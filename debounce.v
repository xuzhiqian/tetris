==> flow/design.v <==
`timescale 1ns / 1ps
module debounce(
        input clk,
        input u,d,l,r,
        output reg uout,dout,lout,rout);
reg [15:0] cu=0; parameter mu=50000;
reg [15:0] cl=0; parameter ml=50000;
reg [15:0] cr=0; parameter mr=50000;
reg [15:0] cd=0; parameter md=50000;
always @(posedge clk)
begin
  if (u==1) begin
    if (cu==mu) uout=0;
    else if (cu<mu) begin
            cu=cu+1;
            if (cu==mu) uout=1;
          end;
  end
  else cu=0;  
	if (r==1) begin
    if (cr==mr) rout=0;
    else if (cr<mr) begin
            cr=cr+1;
            if (cr==mr) rout=1;
          end;
  end
  else cr=0;
  if (l==1) begin
    if (cl==ml) lout=0;
    else if (cl<ml) begin
            cl=cl+1;
            if (cl==ml) lout=1;
          end;
  end
  else cl=0; 
  if (d==1) begin
    if (cd==md) dout=0;
    else if (cd<md) begin
            cd=cd+1;
            if (cd==md) dout=1;
          end;
  end
  else cd=0;
end
endmodule
# From RTL to reports: debounce
# The steps from the RTL of debounce to its reports follow in flow order.
# Line numbers count from 1 in the design file above.
# A cell with n/a has no value.
# inputs
design	debounce
clock	clk
library	sky130hd
corner	tt_025C_1v80

# Elaborated design
# Counts by Yosys on the flattened word-level netlist (proc, flatten, opt, wreduce; memories kept). Register bits leave out memories and registers merged into their read ports (data or address); mux counts leave out enables and synchronous resets folded into registers. Print and check cells are left out. Cells with the same type and inputs are merged into one.
# op_classes
add_sub_neg	4
compare	4
equal	8
mux	8
bitwise	4
reduce_and_logical	4
# ops
cell	n
16-bit == test (second input constant)	8
16-bit by 1-bit adder with 16-bit output (second input constant)	4
16-bit less-than comparator (second input constant)	4
2-bit AND reduction	4
1-bit two-way mux	8
1-bit inverter	4
# word_totals
reg_bits	68
input_bits	5
output_inout_bits	4
word_cells	40

# Logic depth
# Yosys ltp: most cells in a row. Word level: on the elaborated netlist, between registers, memories and ports. Mapped: between sequential cells and ports; inverters and the memories' decode and read muxes count.
# depth
word_depth	4
ABC_AREA	0
depth_mapped	8
depth_no_buf	6

# Mapped cells and area
# Source: synth_stat.txt of the flow (Yosys; design flattened, memories mapped). It holds for the ABC_AREA given above (unset counts as 0); a run with the other value may have another netlist.
# The area totals of this step are shown rounded.
# types
cell	n	area_total_um2
sky130_fd_sc_hd__dfxtp_1	64	1.28E+03
sky130_fd_sc_hd__xnor2_1	27	236.477
sky130_fd_sc_hd__a21oi_1	42	210.202
sky130_fd_sc_hd__nand2_1	41	153.898
sky130_fd_sc_hd__nand3_1	29	145.139
sky130_fd_sc_hd__or3_1	23	143.888
sky130_fd_sc_hd__nor2_1	36	135.13
sky130_fd_sc_hd__ha_1	10	125.12
sky130_fd_sc_hd__edfxtp_1	4	120.115
sky130_fd_sc_hd__o21ai_0	22	110.106
sky130_fd_sc_hd__clkbuf_1	28	105.101
sky130_fd_sc_hd__o31ai_1	14	105.101
sky130_fd_sc_hd__or4_1	13	97.594
sky130_fd_sc_hd__nand4_1	15	93.84
sky130_fd_sc_hd__inv_1	24	90.086
sky130_fd_sc_hd__nor4_1	13	81.328
sky130_fd_sc_hd__mux2i_1	7	70.067
sky130_fd_sc_hd__xor2_1	8	70.067
# Other cell types: 48; their cells: 104.
# synth_totals
mapped_cells	524
synth_area_mm2	0.004178
sequential_area_mm2	0.001401
ffs	68
buf_cells	34

# Path before layout
# Path of least setup slack by OpenSTA after synthesis, without wires, with an ideal clock, recovery checks aside; 20% of the period is set as input and as output delay. Where synthesis merged equal registers, the netlist keeps one of their names.
# synth_timing
kind	flip-flop to flip-flop
startpoint	register cu[11]
endpoint	register uout
clock_period_ns	4.35
t_first_pin_ns	0.000
arrival_time_ns	2.089
slack_ns	1.941
path_delay_ns	2.409
driving_pins	7
path_buffers	1
period_less_setup_slack_ns	2.409
# "path_delay_ns" = arrival - input delay + setup time.
# "driving_pins": output pins that drive a net of the path, with the launching flip-flop's if there is one; two outputs of one cell count as two.
# "period_less_setup_slack_ns" is the clock period less the worst setup slack; recovery checks do not enter. This is arithmetic on one report: input and output delays are still those of the set period (20% each).
# The rows between start and end are the longest chain of elaborated cells between them; the timing report does not say that the signal goes this way. Where chains are equally long, one stands for them.
# Each line given opens the expression or statement behind the cell; cells for indexed reads and writes are added by Yosys, which also makes memories of some case tables.
# synth_between
path_cell_list	sky130_fd_sc_hd__dfxtp_1 sky130_fd_sc_hd__buf_6 sky130_fd_sc_hd__or4_4 sky130_fd_sc_hd__or4b_1 sky130_fd_sc_hd__or4_4 sky130_fd_sc_hd__or2_0 sky130_fd_sc_hd__o31ai_1
elab_chain_len	4
cone_cells	6
# synth_lines
item	line	source
from (decl)	6	reg [15:0] cu=0; parameter mu=50000;
from (assign)	15	cu=cu+1;
from (assign)	19	else cu=0;
16-bit by 1-bit adder with 16-bit output	15
16-bit == test	16	if (cu==mu) uout=1;
1-bit two-way mux	16
1-bit two-way mux	14	else if (cu<mu) begin
to (assign)	13	if (cu==mu) uout=0;
to (assign)	16
to (decl)	5	output reg uout,dout,lout,rout);

# Path in the finished layout
# From the final timing report of flow run 1: the path of least setup slack in the routed layout; clock arrival at registers is part of the times.
# layout_timing
kind	flip-flop to flip-flop
startpoint	register cu[11]
endpoint	register uout
clock_period_ns	3.87
t_first_pin_ns	0.35
arrival_time_ns	2.52
slack_ns	1.39
driving_pins	6
path_buffers	0
# The rows between start and end are the longest chain of elaborated cells between them; the timing report does not say that the signal goes this way. Where chains are equally long, one stands for them.
# layout_between
path_cell_list	sky130_fd_sc_hd__dfxtp_1 sky130_fd_sc_hd__or4_4 sky130_fd_sc_hd__or4b_1 sky130_fd_sc_hd__or4_4 sky130_fd_sc_hd__or2_0 sky130_fd_sc_hd__o31ai_1
elab_chain_len	4
cone_cells	6
# layout_lines
item	line	source
from (decl)	6	reg [15:0] cu=0; parameter mu=50000;
from (assign)	15	cu=cu+1;
from (assign)	19	else cu=0;
16-bit by 1-bit adder with 16-bit output	15
16-bit == test	16	if (cu==mu) uout=1;
1-bit two-way mux	16
1-bit two-way mux	14	else if (cu<mu) begin
to (assign)	13	if (cu==mu) uout=0;
to (assign)	16
to (decl)	5	output reg uout,dout,lout,rout);

# Flow measurements of debounce on sky130hd: 2 stored runs with different settings, listed in no order. Input and output delays are each 20% of the period that was set; the output load is 0.01 pF.
# Measured values are rounded.
# Among the settings, . means not set for that run.
item,flow run 1,flow run 2
period_ns,3.87,2.23
CAP_MARGIN,20,20
CORE_MARGIN,2,6
CORE_UTILIZATION,40,38
SLEW_MARGIN,20,20
SETUP_SLACK_MARGIN,.,0.46
CORE_ASPECT_RATIO,.,0.73
CELL_PAD_IN_SITES_GLOBAL_PLACEMENT,.,2
ABC_AREA,.,0
GPL_TIMING_DRIVEN,.,0
CTS_CLUSTER_DIAMETER,.,352
MIN_ROUTING_LAYER,.,met1
total_negative_slack_ns,0.000,-0.183
fin_hold_ws_ns,0.505,0.514
die_footprint_mm2,0.01128,0.01369
synth_area_mm2,0.004178,0.004178
final_setup_ws_ns,1.386,-0.183
fin_util_pct,43.8,53.7
